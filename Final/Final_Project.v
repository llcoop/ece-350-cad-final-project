==> flow/design.v <==
`timescale 1ns / 1ns  
module mult(data, coef, product);  
    input signed [7:0] data;
    input signed [11:0] coef;
    output signed [7:0] product;
    assign product = data * coef;
endmodule
module sum(delay, multout, feedback, out);
    input [7:0] delay;
    input [7:0] multout;
    input [7:0] feedback;
    output [7:0] out;
    assign out =  delay + multout + feedback;
endmodule
module DFE(clock, reset, status, data_en, i_rdata, i_traindata, flag, o_ry);
    input clock, reset, status, data_en;      
    input [7:0] i_rdata;                  
    input [7:0] i_traindata;              
    output reg flag;                      
    output [8:0] o_ry;                
    reg [11:0] weights;                   
    reg [11:0] deltaf, deltab;            
    reg [7:0] R1 [16:0];     
    reg [7:0] R2 [7:0];      
    reg [8:0] R3 [2:0];      
    reg [7:0] R4 [16:0];     
    reg [11:0] cb [7:0];            
    reg [11:0] cf [16:0];           
    wire [7:0] R1_in [16:0];
    wire [7:0] add_in [15:0];
    wire [7:0] fb_out [7:0];
    integer i;
    wire [7:0] inselect;
    assign inselect = (status) ? i_rdata : i_traindata;
    assign o_ry = R1[16];
    mult mult0(inselect, cf[0], R1_in[0]);
    mult mult1(inselect, cf[1], add_in[0]);
    mult mult2(inselect, cf[2], add_in[1]);
    mult mult3(inselect, cf[3], add_in[2]);
    mult mult4(inselect, cf[4], add_in[3]);
    mult mult5(inselect, cf[5], add_in[4]);
    mult mult6(inselect, cf[6], add_in[5]);
    mult mult7(inselect, cf[7], add_in[6]);
    mult mult8(inselect, cf[8], add_in[7]);
    mult mult9(inselect, cf[9], add_in[8]);
    mult mult10(inselect, cf[10], add_in[9]);
    mult mult11(inselect, cf[11], add_in[10]);
    mult mult12(inselect, cf[12], add_in[11]);
    mult mult13(inselect, cf[13], add_in[12]);
    mult mult14(inselect, cf[14], add_in[13]);
    mult mult15(inselect, cf[15], add_in[14]);
    mult mult16(inselect, cf[16], add_in[15]);
    mult bmult0(R2[0], cb[0], fb_out[0]);
    mult bmult1(R2[1], cb[1], fb_out[1]);
    mult bmult2(R2[2], cb[2], fb_out[2]);
    mult bmult3(R2[3], cb[3], fb_out[3]);
    mult bmult4(R2[4], cb[4], fb_out[4]);
    mult bmult5(R2[5], cb[5], fb_out[5]);
    mult bmult6(R2[6], cb[6], fb_out[6]);
    mult bmult7(R2[7], cb[7], fb_out[7]);
    sum sum0(R1[0], add_in[0], 8'd0, R1_in[1]);
    sum sum1(R1[1], add_in[1], 8'd0, R1_in[2]);
    sum sum2(R1[2], add_in[2], 8'd0, R1_in[3]);
    sum sum3(R1[3], add_in[3], 8'd0, R1_in[4]);
    sum sum4(R1[4], add_in[4], 8'd0, R1_in[5]);
    sum sum5(R1[5], add_in[5], 8'd0, R1_in[6]);
    sum sum6(R1[6], add_in[6], 8'd0, R1_in[7]);
    sum sum7(R1[7], add_in[7], 8'd0, R1_in[8]);
    sum sum8(R1[8], add_in[8], fb_out[0], R1_in[9]);
    sum sum9(R1[9], add_in[9], fb_out[1], R1_in[10]);
    sum sum10(R1[10], add_in[10], fb_out[2], R1_in[11]);
    sum sum11(R1[11], add_in[11], fb_out[3], R1_in[12]);
    sum sum12(R1[12], add_in[12], fb_out[4], R1_in[13]);
    sum sum13(R1[13], add_in[13], fb_out[5], R1_in[14]);
    sum sum14(R1[14], add_in[14], fb_out[6], R1_in[15]);
    sum sum15(R1[15], add_in[15], fb_out[7], R1_in[16]);
    always @ (negedge clock or negedge reset) begin
        if (~reset) begin  
           weights <= 12'd0;
           deltaf <= 12'd0;
           deltab <= 12'd0;
           flag <= 1'd0;
           for (i=0; i < 17; i=i+1) begin  
                if (i < 8)
                    R2[i] <= 8'd0;
                    cb[i] <= 8'd1;
                R1[i] <= 8'd0;
                cf[i] <= 8'd2;
           end
        end
        else begin
            for (i=0; i < 17; i=i+1)
                R1[i] <= R1_in[i];  
        end
    end
endmodule
Step by step through the tools: DFE

The steps from the RTL of DFE to its reports follow in flow order.
Lines are those of the file above, counted from 1.
Operators carry their Yosys type and port widths (W data, S select, Z words).
Not given: --

Top module: DFE
Clock input: clock
Cell library: sky130hd
Timing corner: tt_025C_1v80

After elaboration

Source: Yosys, flattened and elaborated. Widths are those after wreduce; folded enables and synchronous resets count as part of the registers. Registers that Yosys merges into a memory's read port (data or address) are not register bits. Print and check cells do not count. Equal cells are merged and count once.

Output and inout bits: 10
Elaborated cells: 34
Input bits: 20
Bits in registers: 135

Muxes and demuxes: 1
Add/subtract/negate cells: 16

Operators by type and width:

| kind          | number |
| $add A8 B8 Y8 | 16 |
| $mux W7       | 1 |

Longest topological paths

Yosys ltp: most cells in a row. Word level: on the elaborated netlist, between registers, memories and ports. Mapped: between sequential cells and ports; inverters and the memories' decode and read muxes count.

Word-level depth: 2
ABC_AREA: 1
Mapped depth: 14

After synthesis

Yosys stat after the flow's synthesis: flattened, memories mapped to cells. It holds for the ABC_AREA given above (unset counts as 0); a run with the other value may have another netlist.
Totals and module areas in this step are rounded.

Flip-flop cells: 119
Synthesis area: 0.00774 mm^2
Cells in the netlist: 922
Sequential area: 0.00298 mm^2

Cell types:

| cell type                | number | area in all (um^2) |
| sky130_fd_sc_hd__dfrtn_1 | 119    | 2.98E+03 |
| sky130_fd_sc_hd__ha_1    | 96     | 1.2E+03 |
| sky130_fd_sc_hd__nand2_1 | 268    | 1.01E+03 |
| sky130_fd_sc_hd__inv_1   | 172    | 645.619 |
| sky130_fd_sc_hd__nand3_1 | 78     | 390.374 |
| sky130_fd_sc_hd__fa_1    | 16     | 320.307 |
| sky130_fd_sc_hd__xnor2_1 | 32     | 280.269 |
| sky130_fd_sc_hd__nand3_2 | 18     | 180.173 |
| sky130_fd_sc_hd__a21oi_1 | 32     | 160.154 |
| sky130_fd_sc_hd__xor2_1  | 16     | 140.134 |
| sky130_fd_sc_hd__nor2_1  | 32     | 120.115 |
| sky130_fd_sc_hd__or2_2   | 17     | 106.352 |
| sky130_fd_sc_hd__nand2_2 | 10     | 62.56 |
| sky130_fd_sc_hd__nand2_4 | 3      | 33.782 |
| sky130_fd_sc_hd__buf_4   | 4      | 30.029 |
| sky130_fd_sc_hd__buf_6   | 2      | 22.522 |
| sky130_fd_sc_hd__buf_12  | 1      | 20.019 |
| sky130_fd_sc_hd__buf_8   | 1      | 15.014 |

Not listed: further types 5, cells in them 5.

Subject: flow runs of DFE

Hi,

Flow measurements of DFE on sky130hd: 2 stored runs with different settings, listed in no order. Input and output delays are each 20% of the period that was set; the output load is 0.01 pF.
By "overall power" is meant OpenSTA's value without simulated activity: inputs other than the clock are taken to toggle once in ten clock periods, and the tool carries that through the logic.
The measured numbers are rounded.
Settings: . = not set for that run.
A result given as . is not shown for that run.

| name                                   | run 1   | run 2 |
| period_ns                              | 15.3    | 13.3  |
| CORE_UTILIZATION                       | 46      | 69    |
| SETUP_SLACK_MARGIN                     | -0.85   | .     |
| PLACE_DENSITY_LB_ADDON                 | 0.1     | .     |
| CORE_MARGIN                            | 6       | 8     |
| ABC_AREA                               | 1       | .     |
| MIN_ROUTING_LAYER                      | met1    | met1  |
| MAX_ROUTING_LAYER                      | met4    | .     |
| CAP_MARGIN                             | 20      | 20    |
| SLEW_MARGIN                            | 20      | 35    |
| CORE_ASPECT_RATIO                      | .       | 1.78  |
| CELL_PAD_IN_SITES_DETAIL_PLACEMENT     | .       | 1     |
| GPL_ROUTABILITY_DRIVEN                 | .       | 1     |
| CTS_CLUSTER_SIZE                       | .       | 14    |
| utilization of the finished layout     | 0.549   | .     |
| overall power (W)                      | 0.00185 | .     |
| worst-case hold slack (ps)             | 412     | .     |
| Yosys chip area after synthesis (mm^2) | 0.00774 | .     |
| worst setup slack after layout (ps)    | 1790    | .     |
| full die area (mm^2)                   | 0.0201  | .     |
| setup total negative slack (ps)        | 0       | .     |

Run 2: no final report: placement broke off with DPL-0033

Regards
